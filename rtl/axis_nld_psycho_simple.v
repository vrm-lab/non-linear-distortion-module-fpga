==> flow/design.v <==
`timescale 1 ns / 1 ps
module axis_nld_psycho_simple #
(
    parameter integer C_S_AXI_DATA_WIDTH = 32,
    parameter integer C_S_AXI_ADDR_WIDTH = 4,
    parameter integer C_AXIS_DATA_WIDTH = 16,
    parameter integer CORE_LATENCY = 4
)
(
    input wire  aclk,
    input wire  aresetn,  
    input wire [C_S_AXI_ADDR_WIDTH-1 : 0] s_axi_awaddr,
    input wire  s_axi_awvalid,
    output reg  s_axi_awready,
    input wire [C_S_AXI_DATA_WIDTH-1 : 0] s_axi_wdata,
    input wire  s_axi_wvalid,
    output reg  s_axi_wready,
    output reg [1 : 0] s_axi_bresp,
    output reg  s_axi_bvalid,
    input wire  s_axi_bready,
    input wire [C_S_AXI_ADDR_WIDTH-1 : 0] s_axi_araddr,
    input wire  s_axi_arvalid,
    output reg  s_axi_arready,
    output reg [C_S_AXI_DATA_WIDTH-1 : 0] s_axi_rdata,
    output reg [1 : 0] s_axi_rresp,
    output reg  s_axi_rvalid,
    input wire  s_axi_rready,
    input wire [C_AXIS_DATA_WIDTH-1 : 0] s_axis_tdata,
    input wire  s_axis_tlast,
    input wire  s_axis_tvalid,
    output wire s_axis_tready,
    output wire [C_AXIS_DATA_WIDTH-1 : 0] m_axis_tdata,
    output wire m_axis_tlast,
    output wire m_axis_tvalid,
    input wire  m_axis_tready
);
    reg [15:0] reg_ctrl;
    reg [15:0] reg_drive;
    always @(posedge aclk) begin
        if (~aresetn) begin
            s_axi_awready <= 1'b0;
            s_axi_wready  <= 1'b0;
            s_axi_bvalid  <= 1'b0;
            s_axi_bresp   <= 2'b00;
            reg_ctrl  <= 16'd0;       
            reg_drive <= 16'd16384;   
        end else begin
            s_axi_awready <= 1'b1;
            s_axi_wready  <= 1'b1;
            if (s_axi_awvalid && s_axi_wvalid) begin
                case (s_axi_awaddr[3:2])
                    2'h0: reg_ctrl  <= s_axi_wdata[15:0];
                    2'h1: reg_drive <= s_axi_wdata[15:0];
                    default: ;  
                endcase
                s_axi_bvalid <= 1'b1;
            end
            if (s_axi_bready && s_axi_bvalid)
                s_axi_bvalid <= 1'b0;
        end
    end
    always @(posedge aclk) begin
        if (~aresetn) begin
            s_axi_arready <= 1'b0;
            s_axi_rvalid  <= 1'b0;
            s_axi_rdata   <= 32'd0;
            s_axi_rresp   <= 2'b00;
        end else begin
            s_axi_arready <= 1'b1;
            if (s_axi_arvalid) begin
                s_axi_rvalid <= 1'b1;
                case (s_axi_araddr[3:2])
                    2'h0: s_axi_rdata <= {16'b0, reg_ctrl};
                    2'h1: s_axi_rdata <= {16'b0, reg_drive};
                    default: s_axi_rdata <= 32'd0;
                endcase
            end else if (s_axi_rready) begin
                s_axi_rvalid <= 1'b0;
            end
        end
    end
    wire signed [15:0] core_out_y;
    reg  signed [15:0] bypass_pipe [0:CORE_LATENCY-1];
    reg  [CORE_LATENCY-1:0] valid_pipe;
    reg  [CORE_LATENCY-1:0] last_pipe;
    integer i;
    wire core_en = s_axis_tvalid && m_axis_tready;
    nld_tanh_core_16 nld_core (
        .clk   (aclk),
        .rst   (~aresetn),
        .en    (core_en),
        .x     (s_axis_tdata),
        .drive (reg_drive),
        .y     (core_out_y)
    );
    always @(posedge aclk) begin
        if (~aresetn) begin
            valid_pipe <= {CORE_LATENCY{1'b0}};
            last_pipe  <= {CORE_LATENCY{1'b0}};
            for (i = 0; i < CORE_LATENCY; i = i + 1)
                bypass_pipe[i] <= 16'd0;
        end else if (m_axis_tready) begin
            valid_pipe <= {valid_pipe[CORE_LATENCY-2:0], s_axis_tvalid};
            last_pipe  <= {last_pipe[CORE_LATENCY-2:0],  s_axis_tlast};
            bypass_pipe[0] <= s_axis_tdata;
            for (i = 1; i < CORE_LATENCY; i = i + 1)
                bypass_pipe[i] <= bypass_pipe[i-1];
        end
    end
    assign s_axis_tready = m_axis_tready;
    assign m_axis_tdata  = (reg_ctrl[0]) ? core_out_y
                                         : bypass_pipe[CORE_LATENCY-1];
    assign m_axis_tvalid = valid_pipe[CORE_LATENCY-1];
    assign m_axis_tlast  = last_pipe[CORE_LATENCY-1];
endmodule
`timescale 1ns/1ps
module nld_tanh_core_16 #(
    parameter integer INT_W = 24,    
    parameter integer ACC_W = 32     
)(
    input  wire clk,
    input  wire rst,
    input  wire en,
    input  wire signed [15:0] x,        
    input  wire signed [15:0] drive,    
    output reg  signed [15:0] y         
);
    reg  signed [ACC_W-1:0] xd_acc;
    wire signed [INT_W-1:0] xd = xd_acc >>> 14;   
    reg signed [INT_W-1:0] abs_x;
    reg                   sign_s2;
    reg [7:0] lut_addr;
    reg       sign_s3;
    reg signed [15:0] tanh_lut [0:255];
    reg signed [15:0] lut_out;
    reg               sign_s4;
    initial begin
        tanh_lut[0]   = 16'h0000;
        tanh_lut[1]   = 16'h0201;
        tanh_lut[2]   = 16'h0403;
        tanh_lut[3]   = 16'h0604;
        tanh_lut[4]   = 16'h0805;
        tanh_lut[5]   = 16'h0A04;
        tanh_lut[6]   = 16'h0C02;
        tanh_lut[7]   = 16'h0DFF;
        tanh_lut[8]   = 16'h0FFA;
        tanh_lut[9]   = 16'h11F3;
        tanh_lut[10]  = 16'h13EA;
        tanh_lut[11]  = 16'h15DE;
        tanh_lut[12]  = 16'h17D0;
        tanh_lut[13]  = 16'h19BE;
        tanh_lut[14]  = 16'h1BAA;
        tanh_lut[15]  = 16'h1D92;
        tanh_lut[255] = 16'h7FE9;
    end
    always @(posedge clk) begin
        if (rst) begin
            xd_acc   <= 0;
            abs_x    <= 0;
            sign_s2  <= 0;
            sign_s3  <= 0;
            sign_s4  <= 0;
            lut_addr <= 0;
            lut_out  <= 0;
            y        <= 0;
        end else if (en) begin
            xd_acc <= x * drive;
            sign_s2 <= xd[INT_W-1];
            abs_x   <= xd[INT_W-1] ? -xd : xd;
            sign_s3 <= sign_s2;
            if (abs_x[INT_W-1:17] != 0) begin
                lut_addr <= 8'hFF;
            end else begin
                lut_addr <= abs_x[16:9];
            end
            sign_s4 <= sign_s3;
            lut_out <= tanh_lut[lut_addr];
            y <= sign_s4 ? -lut_out : lut_out;
        end
    end
endmodule
Reports on axis_nld_psycho_simple
Tool output for the design above, in the order of the flow.
Lines are those of the file above, counted from 1.
Library cell names are shortened.
The mark n/a stands for no value.
- top: axis_nld_psycho_simple
- clock: aclk
- library: sky130hd
- library corner: tt_025C_1v80

Word-level counts
Counts by Yosys on the flattened word-level netlist (proc, flatten, opt, wreduce). Print and check cells are left out. Cells with the same type and inputs are merged into one.
Memory sizes are those after Yosys's memory passes, which may raise the word count (mostly to a power of two), join words into wider ones and drop unused or constant bits.
- noted bits in registers: 238
- bits in read-only memories: 3840
- noted clocked read ports x word width: 15
- noted memories: 1
- bits of input ports at 66
- output and inout bits: 60
- noted word-level cells: 46
- memory list (name ; words ; bits a word ; read ports ; wr ports ; line ; RTL):
    nld_core.tanh_lut ; 256 ; 15 ; 1 ; 0 ; 134 ; reg signed [15:0] tanh_lut [0:255];
- $add $sub $neg: 2
- $mul at 1
- noted equal/unequal tests: 2
- noted multiplexer cells: 8
- noted bitwise gates (word level): 1
- reductions and logical operators: 11
- operators by type and width (kind ; number):
    16-bit by 16-bit multiplier with 32-bit output ; 1
    16-bit parallel mux with 2-bit select ; 1
    16-bit 2-to-1 mux ; 2
    18-bit negation with 24-bit output ; 1
    24-bit 2-to-1 mux ; 1
    16-bit negation ; 1
    8-bit 2-to-1 mux ; 1
    7-bit nonzero test ; 1
    2-bit by 1-bit equality test with 1-bit output (second input constant) ; 2
    2-bit logical NOT ; 2
    2-bit AND reduction ; 2
    1-bit logical AND ; 3
    1-bit 2-to-1 mux ; 3
    2-bit nonzero test ; 1
    2-bit OR reduction ; 1
    1-bit NOT ; 1
    1-bit logical NOT ; 1

Longest topological paths
Yosys ltp: most cells in a row. Word level: on the elaborated netlist, between registers, memories and ports. Mapped: between sequential cells and ports; inverters and the memories' decode and read muxes count.
- depth in word-level cells at 2
- ABC_AREA: 0
- noted mapped depth: 22
- gate-level depth less buffers at 21

Synthesis result
Source: synth_stat.txt of the flow (Yosys; design flattened, memories mapped). It holds for the ABC_AREA given above (unset counts as 0); a run with the other value may have another netlist.
Totals and module areas in this step are rounded.
- cell types (cell type ; number ; area in all (µm²)):
    fa_1 ; 261 ; 5.23E+03
    dfxtp_1 ; 190 ; 3.8E+03
    inv_1 ; 325 ; 1219.92
    ha_1 ; 86 ; 1.08E+03
    nand2_1 ; 257 ; 964.675
    mux2i_1 ; 91 ; 910.874
    and2_1 ; 141 ; 882.096
    nor2b_1 ; 79 ; 494.224
    clkbuf_1 ; 85 ; 319.056
    buf_4 ; 28 ; 210.202
    xor2_1 ; 23 ; 201.443
    mux2_2 ; 17 ; 191.434
    o211a_1 ; 18 ; 180.173
    a21oi_1 ; 34 ; 170.163
    a21boi_0 ; 22 ; 165.158
    a21boi_1 ; 20 ; 150.144
    o21ai_0 ; 30 ; 150.144
    xnor2_1 ; 17 ; 148.893
Not listed: further types 51, cells in them 187.
- standard cells after synthesis at 1911
- synthesis area at 18000 µm²
- flip-flop cells at 190
- noted buffers: 122
By module: a second synthesis without flattening, with its own total; a netlist apart from the flattened one above.
- noted cell total of the unflattened synthesis: 1859
- area (unflattened synthesis) at 17000 µm²
Each row is one instance without its submodules.
- modules (module ; instances ; cells ; area (µm²) ; sequential area (µm²)):
    nld_tanh_core_16 ; 1 ; 1394 ; 13000 ; 1300
    axis_nld_psycho_simple ; 1 ; 465 ; 4900 ; 2500

Path before layout
Source: OpenSTA report_checks on the synthesized netlist (no wires, ideal clock, input and output delay 20% of the period each), path of least setup slack; recovery checks are left aside. Register names are those of the netlist, which keeps one name where synthesis merged equal registers.
- kind: input to register
- start point: in s_axis_tdata[15]
- end point: reg nld_core.xd_acc[30]
- clock period at 8460 ps
- launch time at the first pin: 1692 ps
- noted data arrival time: 7274 ps
- noted setup slack: 1068 ps
- path delay: 5699 ps
- noted stages: 19
- synthesis period reached: 7392 ps
"path delay" is the arrival time less input delay plus setup time.
"stages": output pins that drive a net of the path, with the launching flip-flop's if there is one; two outputs of one cell count as two.
"synthesis period reached" is the clock period less the worst setup slack; recovery checks do not enter. This is arithmetic on one report: input and output delays are still those of the set period (20% each).
The rows between start and end are the longest chain of elaborated cells between them; the timing report does not say that the signal goes this way. Where chains are equally long, one stands for them.
A line is the first line of the expression or statement that the cell stems from. Yosys adds cells for indexed reads and writes and turns some case tables into memories.
- cell sequence: clkbuf_1 > nand2_1 > inv_1 > fa_1 > fa_1 > inv_1 > fa_1 > fa_1 > fa_1 > fa_1 > inv_1 > ha_1 > a21oi_1 > o21ai_1 > or2_2 > nor2_1 > a211oi_1 > or3_1 > a32o_1
- noted cells in the longest elaborated chain: 1
- noted elaborated cells on any way between the ends: 1
- classes of those cells: 1 x mul
- ends and longest elaborated chain, post-synthesis (what ; line ; RTL):
    start: declaration ; 28 ; input wire [C_AXIS_DATA_WIDTH-1 : 0] s_axis_tdata,
    16-bit by 16-bit multiplier with 32-bit output ; 167 ; xd_acc <= x * drive;
    end: assignment ; 158 ; xd_acc   <= 0;
    end: assignment ; 167 ;
    end: declaration ; 128 ; reg  signed [ACC_W-1:0] xd_acc;

Path in the finished layout
Path of least setup slack in the final report of stored run 1 (OpenROAD, finished layout, wires in). Where an end is a register, its clock arrival counts in the times.
The path's times are printed in steps of 10 ps; the period is the one set.
- kind: input to register
- start point: in s_axis_tdata[6]
- end point: reg nld_core.xd_acc[29]
- clock period at 6920 ps
- launch time at the first pin: 1380 ps
- noted data arrival time: 6830 ps
- noted setup slack: 400 ps
- noted stages: 19
The rows between start and end are the longest chain of elaborated cells between them; the timing report does not say that the signal goes this way. Where chains are equally long, one stands for them.
- cell sequence: buf_12 > clkbuf_16 > and2_4 > fa_1 > inv_1 > fa_1 > fa_1 > fa_1 > inv_1 > fa_1 > fa_1 > ha_1 > a21o_1 > a31o_4 > nand4b_1 > a311o_1 > a31oi_1 > xor2_1 > o21ai_1
- noted cells in the longest elaborated chain: 1
- noted elaborated cells on any way between the ends: 1
- classes of those cells: 1 x mul
- ends and longest elaborated chain, after layout (what ; line ; RTL):
    start: declaration ; 28 ; input wire [C_AXIS_DATA_WIDTH-1 : 0] s_axis_tdata,
    16-bit by 16-bit multiplier with 32-bit output ; 167 ; xd_acc <= x * drive;
    end: assignment ; 158 ; xd_acc   <= 0;
    end: assignment ; 167 ;
    end: declaration ; 128 ; reg  signed [ACC_W-1:0] xd_acc;

2 stored runs of axis_nld_psycho_simple in the flow (synthesis by Yosys, layout by OpenROAD, sky130hd cells), in arbitrary order. Constraints: input delay and output delay 20% of the set period each, output load 0.01 pF.
By "reached clock period" is meant the clock period of the run minus its worst setup slack. This is arithmetic on one report: input and output delays are still those of the set period (20% each).
Results are given in rounded form.

Stored run 1

==> flow/run.sh <==
#!/bin/bash
# the make line also repeats the synthesis and layout settings of config.mk as NAME=value (left out here)
make -C /OpenROAD-flow-scripts/flow DESIGN_CONFIG=/design/flow/config.mk WORK_HOME=/design/flow/orfs CLKGATE_MAP_FILE= finish
==> flow/config.mk <==
export PLATFORM = sky130hd
export DESIGN_NAME = axis_nld_psycho_simple
export DESIGN_NICKNAME = axis_nld_psycho_simple
export VERILOG_FILES = /design/flow/design.v
export SDC_FILE = /design/flow/constraint.sdc
export NUM_CORES = 4
export LEC_CHECK = 0
export ABC_AREA = 0
export CAP_MARGIN = 5
export CORE_MARGIN = 2
export CORE_UTILIZATION = 45
export CTS_CLUSTER_DIAMETER = 43
export CTS_CLUSTER_SIZE = 71
export GPL_TIMING_DRIVEN = 0
export HOLD_SLACK_MARGIN = -0.04
export MAX_ROUTING_LAYER = met4
export PLACE_DENSITY_LB_ADDON = 0.11
export SETUP_SLACK_MARGIN = 0.33
export SLEW_MARGIN = 20
==> flow/constraint.sdc <==
create_clock -name core_clock -period 6.92 [get_ports {aclk}]
set_input_delay 1.3840 -clock core_clock [delete_from_list [all_inputs] [get_ports {aclk}]]
set_output_delay 1.3840 -clock core_clock [all_outputs]
set_load 0.01 [all_outputs]

Measured in stored run 1:
- chip area in the Yosys report: 18000 µm²
- total die area: 41000 µm²
- standard-cell area of the final layout: 21000 µm²
- post-route utilization at 54%
- worst setup slack after layout: 400 ps
- sum of negative setup slack: 0 ps
- post-route worst hold slack: 450 ps
- reached clock period at 6522 ps

Stored run 2

==> flow/run.sh <==
#!/bin/bash
# the make line also repeats the synthesis and layout settings of config.mk as NAME=value (left out here)
make -C /OpenROAD-flow-scripts/flow DESIGN_CONFIG=/design/flow/config.mk WORK_HOME=/design/flow/orfs CLKGATE_MAP_FILE= finish
==> flow/config.mk <==
export PLATFORM = sky130hd
export DESIGN_NAME = axis_nld_psycho_simple
export DESIGN_NICKNAME = axis_nld_psycho_simple
export VERILOG_FILES = /design/flow/design.v
export SDC_FILE = /design/flow/constraint.sdc
export NUM_CORES = 4
export LEC_CHECK = 0
export CAP_MARGIN = 20
export CORE_MARGIN = 2
export CORE_UTILIZATION = 40
export SETUP_SLACK_MARGIN = 0.56
export SLEW_MARGIN = 20
==> flow/constraint.sdc <==
create_clock -name core_clock -period 9.02 [get_ports {aclk}]
set_input_delay 1.8040 -clock core_clock [delete_from_list [all_inputs] [get_ports {aclk}]]
set_output_delay 1.8040 -clock core_clock [all_outputs]
set_load 0.01 [all_outputs]

Measured in stored run 2:
- chip area in the Yosys report: 18000 µm²
- total die area: 46000 µm²
- standard-cell area of the final layout: 20000 µm²
- post-route utilization at 44%
- worst setup slack after layout: 1100 ps
- sum of negative setup slack: 0 ps
- post-route worst hold slack: 450 ps
- reached clock period at 7910 ps
